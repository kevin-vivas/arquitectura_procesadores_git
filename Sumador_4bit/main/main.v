==> flow/design.v <==
module decodificador_hex(
  input wire A0,B0,C0,D0,
  output reg Aout0,Bout0,Cout0,Dout0,Eout0,Fout0,Gout0
);
  always @(*) begin
    case({A0,B0,C0,D0})
      4'b0000: {Aout0,Bout0,Cout0,Dout0,Eout0,Fout0,Gout0} = 7'b1000000;  
      4'b0001: {Aout0,Bout0,Cout0,Dout0,Eout0,Fout0,Gout0} = 7'b1111001;  
      4'b0010: {Aout0,Bout0,Cout0,Dout0,Eout0,Fout0,Gout0} = 7'b0100100;  
      4'b0011: {Aout0,Bout0,Cout0,Dout0,Eout0,Fout0,Gout0} = 7'b0110000;  
      4'b0100: {Aout0,Bout0,Cout0,Dout0,Eout0,Fout0,Gout0} = 7'b0011001;  
      4'b0101: {Aout0,Bout0,Cout0,Dout0,Eout0,Fout0,Gout0} = 7'b0010010;  
      4'b0110: {Aout0,Bout0,Cout0,Dout0,Eout0,Fout0,Gout0} = 7'b0000010;  
      4'b0111: {Aout0,Bout0,Cout0,Dout0,Eout0,Fout0,Gout0} = 7'b1111000;  
      4'b1000: {Aout0,Bout0,Cout0,Dout0,Eout0,Fout0,Gout0} = 7'b0000000;  
      4'b1001: {Aout0,Bout0,Cout0,Dout0,Eout0,Fout0,Gout0} = 7'b0010000;  
      4'b1010: {Aout0,Bout0,Cout0,Dout0,Eout0,Fout0,Gout0} = 7'b0001000;  
      4'b1011: {Aout0,Bout0,Cout0,Dout0,Eout0,Fout0,Gout0} = 7'b0000011;  
      4'b1100: {Aout0,Bout0,Cout0,Dout0,Eout0,Fout0,Gout0} = 7'b1000110;  
      4'b1101: {Aout0,Bout0,Cout0,Dout0,Eout0,Fout0,Gout0} = 7'b0100001;  
      4'b1110: {Aout0,Bout0,Cout0,Dout0,Eout0,Fout0,Gout0} = 7'b0000110;  
      4'b1111: {Aout0,Bout0,Cout0,Dout0,Eout0,Fout0,Gout0} = 7'b0001110;  
    endcase
end
endmodule
module Flip_Flop_D(
    input  wire Clk,
	 input  wire [4:0] D,
    output reg [4:0] Q0,
    output reg [4:0] Qn0,
    output reg [4:0] Q1,
    output reg [4:0] Qn1
);
always @(posedge Clk) 
begin
    		Q0  <= D;
			Qn0 <= ~D;
         Q1  <= D;
			Qn1 <= ~D;
end
endmodule
module Sumador_4bits(
    input wire [3:0] A,
    input wire [3:0] B,
    output reg [4:0] X
);
  reg [4:0] Suma;  
  always @(A,B) begin
    Suma = A + B;
    X = Suma[4:0];  
  end
endmodule
module main(
  input wire [3:0] A,
  input wire [3:0] B,
  input wire Clk,
  output wire Aout0,
  output wire Bout0,
  output wire Cout0,
  output wire Dout0,
  output wire Eout0,
  output wire Fout0,
  output wire Gout0,
  output wire Aout1,
  output wire Bout1,
  output wire Cout1,
  output wire Dout1,
  output wire Eout1,
  output wire Fout1,
  output wire Gout1,
  output wire Aout2,
  output wire Bout2,
  output wire Cout2,
  output wire Dout2,
  output wire Eout2,
  output wire Fout2,
  output wire Gout2,
  output wire Aout3,
  output wire Bout3,
  output wire Cout3,
  output wire Dout3,
  output wire Eout3,
  output wire Fout3,
  output wire Gout3
);
  wire [4:0] X;  
  wire [4:0] Q0; 
  wire [4:0] Q1;
  Sumador_4bits U0(
    .A(A),
    .B(B),
    .X(X)
  );
    Flip_Flop_D U1(
    .D(X),
    .Clk(Clk),
    .Q0(Q0),
    .Q1(Q1)
  );
  decodificador_hex U2(
     .A0(Q0[0]),
     .B0(Q0[1]),
     .C0(Q0[2]),
     .D0(Q0[3]),
     .Aout0(Aout0),
     .Bout0(Bout0),
     .Cout0(Cout0),
     .Dout0(Dout0),
     .Eout0(Eout0),
     .Fout0(Fout0),
     .Gout0(Gout0)
  );
    decodificador_hex U3(
     .A0(Q0[4]),
     .B0(1'b0),
     .C0(1'b0),
     .D0(1'b0),
     .Aout0(Aout1),
     .Bout0(Bout1),
     .Cout0(Cout1),
     .Dout0(Dout1),
     .Eout0(Eout1),
     .Fout0(Fout1),
     .Gout0(Gout1)
  );
      decodificador_hex U4(
     .A0(Q1[0]),
     .B0(Q1[1]),
     .C0(Q1[2]),
     .D0(Q1[3]),
     .Aout0(Aout2),
     .Bout0(Bout2),
     .Cout0(Cout2),
     .Dout0(Dout2),
     .Eout0(Eout2),
     .Fout0(Fout2),
     .Gout0(Gout2)
  );
      decodificador_hex U5(
     .A0(Q1[4]),
     .B0(1'b0),
     .C0(1'b0),
     .D0(1'b0),
     .Aout0(Aout3),
     .Bout0(Bout3),
     .Cout0(Cout3),
     .Dout0(Dout3),
     .Eout0(Eout3),
     .Fout0(Fout3),
     .Gout0(Gout3)
  );
endmodule
# Step by step through the tools: main
# The steps from the RTL of main to its reports follow in flow order.
# Line numbers count from 1 in the design file above.
# The mark n/a stands for no value.
dict set report setup {
  design {main}
  clock {Clk}
  lib {sky130hd}
  pvt_corner {tt_025C_1v80}
}

# After elaboration
# Yosys after proc, flatten, opt, wreduce and memory -nomap, before mapping. Enables and synchronous resets that opt folds into registers are not counted as muxes. Memory bits, and registers merged into a memory's read port (data or address), are not among the register bits. Print and check cells are not counted.
# Yosys's memory passes give these memory sizes; they may raise the number of words (mostly to a power of two), join words into wider ones and drop unused or constant bits.
dict set report word_totals {
  clocked_rd_ports_x_width 28
  output_inout_bits 28
  mem_bits_ro 448
  n_memories 4
  register_bits 0
  in_bits 9
  wordCells 5
}
dict set report classes {
  add_sub_neg 1
}
# name size width rd write_ports line_no
set memory_table {}
lappend memory_table {{(no name shown)} 16 7 1 0 6} ;# case({A0,B0,C0,D0})
lappend memory_table {{(no name shown)} 16 7 1 0 6}
lappend memory_table {{(no name shown)} 16 7 1 0 6}
lappend memory_table {{(no name shown)} 16 7 1 0 6}
# cell n
set op_table {}
lappend op_table {{adder 4 x 4 -> 5 bit} 1}

# Depth
# Depth = most cells in a row (Yosys ltp): at word level without a register or memory, in the mapped netlist without a sequential cell, where the memories' decode and read muxes count.
dict set report logic_depth {
  word_depth 1
  abc_area 0
  ltp_mapped 10
  mapped_depth_nobuf 10
}

# After synthesis
# Source: synth_stat.txt of the flow (Yosys; design flattened, memories mapped). It holds for the ABC_AREA given above (unset counts as 0); a run with the other value may have another netlist.
# Totals and module areas in this step are rounded.
dict set report synth_totals {
  mapped_area_um2 698
  buf_cells 22
  cell_count 79
  sequential_area_um2 160
  flip_flops 8
}
# cell_type n area_total_um2
set types {}
lappend types {sky130_fd_sc_hd__dfxtp_1 8 160.154}
lappend types {sky130_fd_sc_hd__buf_4 21 157.651}
lappend types {sky130_fd_sc_hd__ha_1 10 125.12}
lappend types {sky130_fd_sc_hd__nor2_1 9 33.782}
lappend types {sky130_fd_sc_hd__a21o_1 3 22.522}
lappend types {sky130_fd_sc_hd__mux4_2 1 22.522}
lappend types {sky130_fd_sc_hd__fa_1 1 20.019}
lappend types {sky130_fd_sc_hd__nand2_1 5 18.768}
lappend types {sky130_fd_sc_hd__a22o_1 2 17.517}
lappend types {sky130_fd_sc_hd__xnor2_1 2 17.517}
lappend types {sky130_fd_sc_hd__inv_1 4 15.014}
lappend types {sky130_fd_sc_hd__a221o_1 1 10.01}
lappend types {sky130_fd_sc_hd__mux2i_1 1 10.01}
lappend types {sky130_fd_sc_hd__o21ai_0 2 10.01}
lappend types {sky130_fd_sc_hd__a2111oi_0 1 8.758}
lappend types {sky130_fd_sc_hd__a31o_1 1 8.758}
lappend types {sky130_fd_sc_hd__or3b_2 1 8.758}
lappend types {sky130_fd_sc_hd__a31oi_1 1 6.256}
# Other cell types: 5; their cells: 5.
# By module: a second synthesis without flattening, with its own total; a netlist apart from the flattened one above.
dict set report unflattened {
  hier_cells 182
  area_unflattened_um2 1490
}
# Rows give one instance, submodules left out.
# mod instances mod_area_um2 mod_seq_area_um2 n_cells
set modules {}
lappend modules {decodificador_hex 4 264 0.0 35}
lappend modules {Flip_Flop_D 1 294 200 25}
lappend modules {Sumador_4bits 1 136 0.0 16}
lappend modules {main 1 3.8 0.0 1}

# Timing after synthesis
# OpenSTA on the mapped netlist: ideal clock, no wires. The path of least setup slack (recovery checks aside). Input and output delay are each 20% of the period. Register names are those of the netlist, which keeps one name where synthesis merged equal registers.
dict set report synth_path {
  kind {input port to flip-flop}
  startpoint {in A[1]}
  endpoint {reg (no name shown)}
  n_path_buf 0
  arrival_ns 2.616
  stages 10
  required_ns 3.314
  setup_slack_ns 0.698
  input_delay_ns 0.686
  tclk_ns 3.43
  t_first_pin_ns 0.686
  setup_time_ns 0.116
  delay_ns 2.046
  synth_period_reached_ns 2.732
}
# "delay_ns" is the arrival time less input delay plus setup time.
# "stages" counts driving pins, that of a launching flip-flop among them; a cell with two outputs on the path counts twice.
# "synth_period_reached_ns" is the clock period less the worst setup slack; recovery checks do not enter. This is arithmetic on one report: input and output delays are still those of the set period (20% each).
# Between the ends stands the longest chain of elaborated cells between them, by number of cells; it is not shown to be the way that was timed. Of several equally long chains one is given.
# A line is the first line of the expression or statement that the cell stems from. Yosys adds cells for indexed reads and writes and turns some case tables into memories.
dict set report synth_via {
  cell_sequence {sky130_fd_sc_hd__ha_1 -> sky130_fd_sc_hd__a21o_1 -> sky130_fd_sc_hd__a21o_1 -> sky130_fd_sc_hd__xnor2_1 -> sky130_fd_sc_hd__inv_1 -> sky130_fd_sc_hd__ha_1 -> sky130_fd_sc_hd__inv_1 -> sky130_fd_sc_hd__nor2_1 -> sky130_fd_sc_hd__a221o_1 -> sky130_fd_sc_hd__a31o_1}
  elab_chain_cells 1
  cells_between 1
  lines_between 1
  cone_classes {add/sub: 1}
}
# item line_no
set synth_rtl {}
lappend synth_rtl {{start, declared} 54} ;# input wire [3:0] A,
lappend synth_rtl {{adder 4 x 4 -> 5 bit} 49} ;# Suma = A + B;

# 2 stored runs of main in the flow (synthesis by Yosys, layout by OpenROAD, sky130hd cells), in arbitrary order. Constraints: input delay and output delay 20% of the set period each, output load 0.01 pF.
run="run 1" settings period_ns=1.79 CORE_UTILIZATION=56 SETUP_SLACK_MARGIN=0.45 PLACE_DENSITY=0.83 HOLD_SLACK_MARGIN=0.28 CTS_CLUSTER_SIZE=70 CAP_MARGIN=10 CORE_MARGIN=2 SLEW_MARGIN=20
run="run 1" outcome="no results, clock tree synthesis failed with DPL-0038"
run="run 2" settings period_ns=3.02 CORE_UTILIZATION=69 PLACE_DENSITY_LB_ADDON=0.2 CELL_PAD_IN_SITES_DETAIL_PLACEMENT=1 CAP_MARGIN=5 SLEW_MARGIN=5 MAX_ROUTING_LAYER="met4" CORE_MARGIN=2
run="run 2" outcome="no results, placement failed with DPL-0033"
