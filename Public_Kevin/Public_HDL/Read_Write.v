==> flow/design.v <==
module Read_Write(
  input wire WE,
  input wire [4:0] data_in_RW,
  input wire clock,
  input wire [4:0] address_RW,
  output reg [4:0] Data_Out_RW
);
reg [4:0] RW[0:32];
always @(posedge  clock) begin
  if (!WE) begin  
    RW[address_RW] <= data_in_RW;  
  end else begin
    Data_Out_RW <= RW[address_RW];  
  end
end
endmodule
# Tool chain data of Read_Write
# What the tools print for Read_Write, step after step.
# Lines are those of the file above, counted from 1.
# Operators: Yosys type, input widths -> output width; for muxes data width and select width s.
# Cell names lack the library's common part.
# A cell with n/a has no value.
# design
top	Read_Write
clock_port	clock
library	sky130hd
pvt_corner	tt_025C_1v80

# Word-level counts
# Source: Yosys, flattened and elaborated, memories not mapped. Widths are those after wreduce; folded enables and synchronous resets count as part of the registers. Registers that Yosys merges into a memory's read port (data or address) are not register bits. Print and check cells do not count. Equal cells are merged and count once.
# Yosys's memory passes give these memory sizes; they may raise the number of words (mostly to a power of two), join words into wider ones and drop unused or constant bits.
# word_totals
regBits	0
mem_bits_rw	165
clocked_rd_ports_x_width	5
mem_count	1
inputBits	12
out_inout_bits	5
elab_cells	4
# mem_list
name	size	width	read_ports	write_ports	line_no	rtl
RW	33	5	1	1	8	reg [4:0] RW[0:32];
# op_classes
n_mux	3
# op_table
op	n
$mux 6	1
$mux 5	1
$mux 1	1

# Logic depth
# Depth = most cells in a row (Yosys ltp): at word level without a register or memory, in the mapped netlist without a sequential cell, where the memories' decode and read muxes count.
# logic_depth
depth_word	1
abc_area	0
depth_mapped	8
depth_no_buf	5

# Synthesis result
# Source: synth_stat.txt of the flow (Yosys; design flattened, memories mapped). It holds for the ABC_AREA given above (unset counts as 0); a run with the other value may have another netlist.
# Totals and module areas in this step are rounded.
# mapped
stdcells	405
area_um2	6694
seqArea_um2	4955
ffs	165
buf_cells	26
# types
cell_type	n	type_area_um2
edfxtp_1	165	4.95E+03
mux2_2	13	146.39
a22oi_1	18	135.13
a221oi_1	14	122.618
mux4_2	5	112.608
nand2_1	29	108.854
nor2_1	29	108.854
mux2i_1	9	90.086
a221o_1	6	60.058
buf_6	5	56.304
nor3_1	11	55.053
mux4_1	2	52.55
a21oi_1	10	50.048
buf_2	10	50.048
o21ai_0	8	40.038
a211oi_2	3	37.536
buf_4	5	37.536
o22ai_1	5	31.28
# Other cell types: 32; their cells: 58.

# Timing after synthesis
# Source: OpenSTA report_checks on the synthesized netlist (no wires, ideal clock, input and output delay 20% of the period each), path of least setup slack; recovery checks are left aside. Register names are those of the netlist, which keeps one name where synthesis merged equal registers.
# synth_timing
kind	input -> register
start	in address_RW[4]
end	mem RW[12][0]
tclk_ns	3.88
in_delay_ns	0.776
setup_ns	0.374
launch_ns	0.776
arrival_time_ns	1.977
required_time_ns	3.506
setup_slack_ns	1.530
delay_ns	1.575
driving_pins	5
path_buffers	2
period_less_setup_slack_ns	2.35
# "delay_ns" is the arrival time less input delay plus setup time.
# "driving_pins": output pins that drive a net of the path, with the launching flip-flop's if there is one; two outputs of one cell count as two.
# "period_less_setup_slack_ns" = period - worst setup slack (recovery checks aside). The figure is calculated, with input and output delays left at 20% of the set period.
# Between the ends stands the longest chain of elaborated cells between them, by number of cells; it is not shown to be the way that was timed. Of several equally long chains one is given.
# Each line given opens the expression or statement behind the cell; cells for indexed reads and writes are added by Yosys, which also makes memories of some case tables.
# synth_between
path_cell_list	buf_2 nand2b_1 or2_2 clkbuf_1 nor3_1
elab_chain_cells	1
cone_cells	1
lines_between	1
classes_between	mux: 1
# synth_lines
element	line_no	rtl
from (decl)	5	input wire [4:0] address_RW,
$mux 6	10	if (!WE) begin
to (decl)	8	reg [4:0] RW[0:32];

# Worst path after layout
# Path of least setup slack in the final report of job 2 (OpenROAD, finished layout, wires in). Where an end is a register, its clock arrival counts in the times.
# layout_timing
kind	input -> register
start	in address_RW[0]
end	reg Data_Out_RW[4]
tclk_ns	2.33
in_delay_ns	0.47
setup_ns	0.26
launch_ns	0.47
arrival_time_ns	2.16
required_time_ns	2.50
setup_slack_ns	0.34
driving_pins	8
path_buffers	3
# layout_between
path_cell_list	buf_2 buf_12 and2_4 a22oi_1 o22ai_1 o32ai_1 buf_4 o21ai_1
# layout_lines
element	line_no	rtl
from (decl)	5	input wire [4:0] address_RW,
to (decl)	6	output reg [4:0] Data_Out_RW
# No chain of elaborated cells between the ends is given.

# Top module Read_Write; platform sky130hd; tools Yosys and OpenROAD; 2 stored runs in no particular order. Input and output delays are each 20% of the period that was set; the output load is 0.01 pF.
# "period_reached_ns" = clock period - worst setup slack. The figure is calculated, with input and output delays left at 20% of the set period.
# "worst_path_time_ns" = time allowed to the worst setup path (clock period - input delay - output delay, where it has them) - its slack; a late launch clock adds to it, a late capture clock takes from it.
# "power.total_uw" rests on the timing tool's default activity at the inputs, not on a simulated workload.
# Values from the reports are rounded here.
# Among the settings, -- means not set for that run.
# Among the results, -- means that no value is shown for the run.
setting or result,job 1,job 2
period_ns,1.45,2.33
CORE_UTILIZATION,71,31
SETUP_SLACK_MARGIN,0.37,--
PLACE_DENSITY_LB_ADDON,0.04,--
HOLD_SLACK_MARGIN,-0.06,--
CELL_PAD_IN_SITES_DETAIL_PLACEMENT,2,--
TNS_END_PERCENT,80,--
GPL_ROUTABILITY_DRIVEN,0,--
CTS_CLUSTER_DIAMETER,358,--
CAP_MARGIN,40,20
CORE_MARGIN,2,2
SLEW_MARGIN,20,20
final_setup_tns_ns,--,0.000
die_area_um2,--,22780
fin_util_pct,--,39.0
power.total_uw,--,6625
cell_area_final_um2,--,8230
holdWs_ns,--,0.721
worstSetupSlack_ns,--,0.340
synthArea_um2,--,6694
period_reached_ns,--,1.990
worst_path_time_ns,--,1.52
critical_path_kind,--,input -> register
# Job 1: incomplete, placement halted on a tool error
