==> flow/design.v <==
module ROM(
    output  reg [6:0] Data_Out_Rom,
    input wire [4:0] Address_Rom,
	 input wire En,
    input wire clock 
);
reg [6:0] ROM[0:32] ;
initial 
begin
 ROM[0]  =  7'b1111111;   
 ROM[1]  =  7'b0001000;   
 ROM[2]  =  7'b0000011;   
 ROM[3]  =  7'b1000110;   
 ROM[4]  =  7'b0100001 ;  
 ROM[5]  =  7'b0000110 ;  
 ROM[6]  =  7'b0001110 ;  
 ROM[7]  =  7'b0010000 ;  
 ROM[8]  =  7'b0001011 ;  
 ROM[9]  =  7'b1111001 ;  
 ROM[10] =  7'b1110001 ;  
 ROM[11] =  7'b0001001 ;  
 ROM[12] =  7'b1000111 ;  
 ROM[13] =  7'b1001000 ;  
 ROM[14] =  7'b0101011 ;  
 ROM[15] =  7'b0101010 ;  
 ROM[16] =  7'b1000000 ;  
 ROM[17] =  7'b0001100 ;  
 ROM[18] =  7'b0011000 ;  
 ROM[19] =  7'b0101111 ;  
 ROM[20] =  7'b0010010 ;  
 ROM[21] =  7'b0000111 ;  
 ROM[22] =  7'b1100011 ;  
 ROM[23] =  7'b1000001 ;  
 ROM[24] =  7'b0110000 ;  
 ROM[25] =  7'b0000101 ;  
 ROM[26] =  7'b0010001 ;  
 ROM[27] =  7'b0100100 ;  
 ROM[28] =  7'b1111111 ;  
 ROM[29] =  7'b1111111 ;  
 ROM[30] =  7'b1111111 ;  
 ROM[31] =  7'b1111111 ;  
 Data_Out_Rom = 7'b1111111;
end
always @(posedge clock, negedge En ) begin
	if(En == 1'b0)begin
		Data_Out_Rom = 7'b1111111;
	end else begin
		Data_Out_Rom = ROM[Address_Rom];
	end
end    
endmodule
Reports on ROM
What the tools print for ROM, step after step. Line numbers count from 1 in the design file above. Cell names lack the library's common part. A cell with n/a has no value.

Design top: ROM. Clock: clock. Cell library: sky130hd. Timing corner: tt_025C_1v80.

Word level
Counts by Yosys on the flattened word-level netlist (proc, flatten, opt, wreduce; memories kept). Register bits leave out memories and registers merged into their read ports (data or address); mux counts leave out enables and synchronous resets folded into registers. Print and check cells are left out. Cells with the same type and inputs are merged into one. Memory sizes are those after Yosys's memory passes, which may raise the word count (mostly to a power of two), join words into wider ones and drop unused or constant bits.

The entry for reductions and logical operators reads 1.

Operators by type and width (number): 1-bit logical NOT (1).

For flip-flop bits (word level) the number is 0. For memory bits (read-only) the number is 231. Under clocked read ports x word width stands 7. The figure for memory cells is 1. Under input bits stands 7. For output and inout bits the number is 7. For elaborated cells the number is 2.

Memories: ROM (depth 33, bits a word 7, rd ports 1, wr ports 0, line 7) `reg [6:0] ROM[0:32] ;`.

Logic depth
Longest topological path by Yosys (ltp), each cell counted once; first at word level (registers and memories cut), then after technology mapping (sequential cells cut; the memories' decode and read muxes count).

Depth after elaboration: 1. ABC_AREA: 0. The figure for mapped depth is 5. For mapped depth without buffers the number is 5.

Mapped cells and area
Yosys stat after the flow's synthesis: flattened, memories mapped to cells. It holds for the ABC_AREA given above (unset counts as 0); a run with the other value may have another netlist.

Cell count: 71. Under synthesis area stands 675.6 um^2. The entry for sequential part of the area reads 183.9 um^2. For mapped flip-flops the number is 7. Buffer cells: 6.

Cells by type: dfstp_2 (number 7, area in all 183.926 um^2); ha_1 (number 8, area in all 100.096 um^2); mux4_2 (number 2, area in all 45.043 um^2); mux2i_1 (number 3, area in all 30.029 um^2); nor2_1 (number 7, area in all 26.275 um^2); buf_6 (number 2, area in all 22.522 um^2); a211oi_1 (number 2, area in all 15.014 um^2); a21o_1 (number 2, area in all 15.014 um^2); nand2_1 (number 4, area in all 15.014 um^2); nand3b_1 (number 2, area in all 15.014 um^2); o21ai_0 (number 3, area in all 15.014 um^2); o21ai_1 (number 3, area in all 15.014 um^2); nand2b_4 (number 1, area in all 13.763 um^2); inv_1 (number 3, area in all 11.261 um^2); mux2_1 (number 1, area in all 11.261 um^2); mux2_2 (number 1, area in all 11.261 um^2); a21oi_1 (number 2, area in all 10.01 um^2); and2b_4 (number 1, area in all 10.01 um^2).

Not listed: further types 16, cells in them 17.

Worst setup path after synthesis
Source: OpenSTA report_checks on the synthesized netlist (no wires, ideal clock, input and output delay 20% of the period each), path of least setup slack; recovery checks are left aside. Register names are those of the netlist, which keeps one name where synthesis merged equal registers.

Path type: input -> register. Start point: input Address_Rom[0]. End point: register Data_Out_Rom[1]. Clock period: 1580 ps. For input delay the number is 316 ps. Time at the first pin: 316 ps. Under arrival time stands 1310 ps. The entry for data required time reads 1487 ps. Slack: 177 ps. The entry for path delay reads 1087 ps. Under driving pins on the path stands 5. Path buffers: 0. The figure for synthesis period reached is 1403 ps.

"path delay" = arrival - input delay + setup time. "driving pins on the path" counts driving pins, that of a launching flip-flop among them; a cell with two outputs on the path counts twice. "synthesis period reached" is the clock period less the worst setup slack; recovery checks do not enter. This is arithmetic on one report: input and output delays are still those of the set period (20% each).

Cell sequence: inv_1 > ha_1 > nor2_1 > a21oi_1 > mux4_2.

RTL lines, path after synthesis: start, declared (line 3) `input wire [4:0] Address_Rom,`; end, declared (line 2) `output  reg [6:0] Data_Out_Rom,`.

Chain of elaborated cells between the ends: none given.

Path in the finished layout
From the final timing report of flow run A: the path of least setup slack in the routed layout; clock arrival at registers is part of the times. The report prints the path's times to 10 ps; the period is as set.

Path type: register -> output. Start point: register Data_Out_Rom[0]. End point: output Data_Out_Rom[0]. Clock period: 933 ps. For output delay the number is 190 ps. Time at the first pin: 240 ps. Under arrival time stands 860 ps. The entry for data required time reads 750 ps. Slack: -110 ps. Under driving pins on the path stands 2. Path buffers: 1.

Cell sequence: dfstp_2 > buf_6. For length of the longest elaborated chain the number is 0. Elaborated cells on any way between the ends: 0. Under source lines of those cells stands 0.

RTL lines, path after layout: start, declared (line 2) `output  reg [6:0] Data_Out_Rom,`; end, declared (line 2).

Ticket comment

Design ROM on sky130hd. What follows are 2 stored runs of the flow, each under its own settings; their order means nothing. The constraints put input and output delay at 20% of the set period each and load the outputs with 0.01 pF. "achieved clock period" = clock period - worst setup slack. The figure is calculated, with input and output delays left at 20% of the set period. By "time of the worst setup path" is meant the share of the clock period that the worst setup path is allowed (20% is reserved at inputs, 20% at outputs), minus its slack. Clock arrival times at its registers enter into it. By "overall power" is meant OpenSTA's value without simulated activity: inputs other than the clock are taken to toggle once in ten clock periods, and the tool carries that through the logic. "time of the worst setup path" is given in steps of 10 ps.

Files of flow run A:
==> flow/run.sh <==
#!/bin/bash
# the make line also repeats the synthesis and layout settings of config.mk as NAME=value (left out here)
make -C /OpenROAD-flow-scripts/flow DESIGN_CONFIG=/design/flow/config.mk WORK_HOME=/design/flow/orfs CLKGATE_MAP_FILE= finish
==> flow/config.mk <==
export PLATFORM = sky130hd
export DESIGN_NAME = ROM
export DESIGN_NICKNAME = ROM
export VERILOG_FILES = /design/flow/design.v
export SDC_FILE = /design/flow/constraint.sdc
export NUM_CORES = 4
export LEC_CHECK = 0
export CAP_MARGIN = 20
export CORE_MARGIN = 2
export CORE_UTILIZATION = 40
export SLEW_MARGIN = 20
==> flow/constraint.sdc <==
create_clock -name core_clock -period 0.933 [get_ports {clock}]
set_input_delay 0.1866 -clock core_clock [delete_from_list [all_inputs] [get_ports {clock}]]
set_output_delay 0.1866 -clock core_clock [all_outputs]
set_load 0.01 [all_outputs]

Results of flow run A. The overall power stands at 1.135 mW. The achieved clock period reads 1044 ps. The summed negative setup slack reads -961 ps. The measured post-synthesis cell area is 675.6 um^2. The time of the worst setup path reads 860 ps. Kind of the worst setup path: register -> output. The die footprint is 2034.0 um^2. The measured standard-cell area after routing is 1142.3 um^2. The worst setup slack after layout reads -111 ps.

Files of flow run B:
==> flow/run.sh <==
#!/bin/bash
# the make line also repeats the synthesis and layout settings of config.mk as NAME=value (left out here)
make -C /OpenROAD-flow-scripts/flow DESIGN_CONFIG=/design/flow/config.mk WORK_HOME=/design/flow/orfs CLKGATE_MAP_FILE= finish
==> flow/config.mk <==
export PLATFORM = sky130hd
export DESIGN_NAME = ROM
export DESIGN_NICKNAME = ROM
export VERILOG_FILES = /design/flow/design.v
export SDC_FILE = /design/flow/constraint.sdc
export NUM_CORES = 4
export LEC_CHECK = 0
export CAP_MARGIN = 20
export CORE_MARGIN = 2
export CORE_UTILIZATION = 29
export GPL_ROUTABILITY_DRIVEN = 0
export MIN_ROUTING_LAYER = met2
export PLACE_DENSITY_LB_ADDON = 0.05
export SETUP_SLACK_MARGIN = 0.06
export SLEW_MARGIN = 20
export TNS_END_PERCENT = 65
==> flow/constraint.sdc <==
create_clock -name core_clock -period 1.18 [get_ports {clock}]
set_input_delay 0.2360 -clock core_clock [delete_from_list [all_inputs] [get_ports {clock}]]
set_output_delay 0.2360 -clock core_clock [all_outputs]
set_load 0.01 [all_outputs]

Results of flow run B. The overall power stands at 0.8193 mW. The achieved clock period reads 1103 ps. The summed negative setup slack reads 0 ps. The measured post-synthesis cell area is 675.6 um^2. The time of the worst setup path reads 870 ps. Kind of the worst setup path: input -> register. The die footprint is 2732.2 um^2. The measured standard-cell area after routing is 1011.0 um^2. The worst setup slack after layout reads 77 ps.
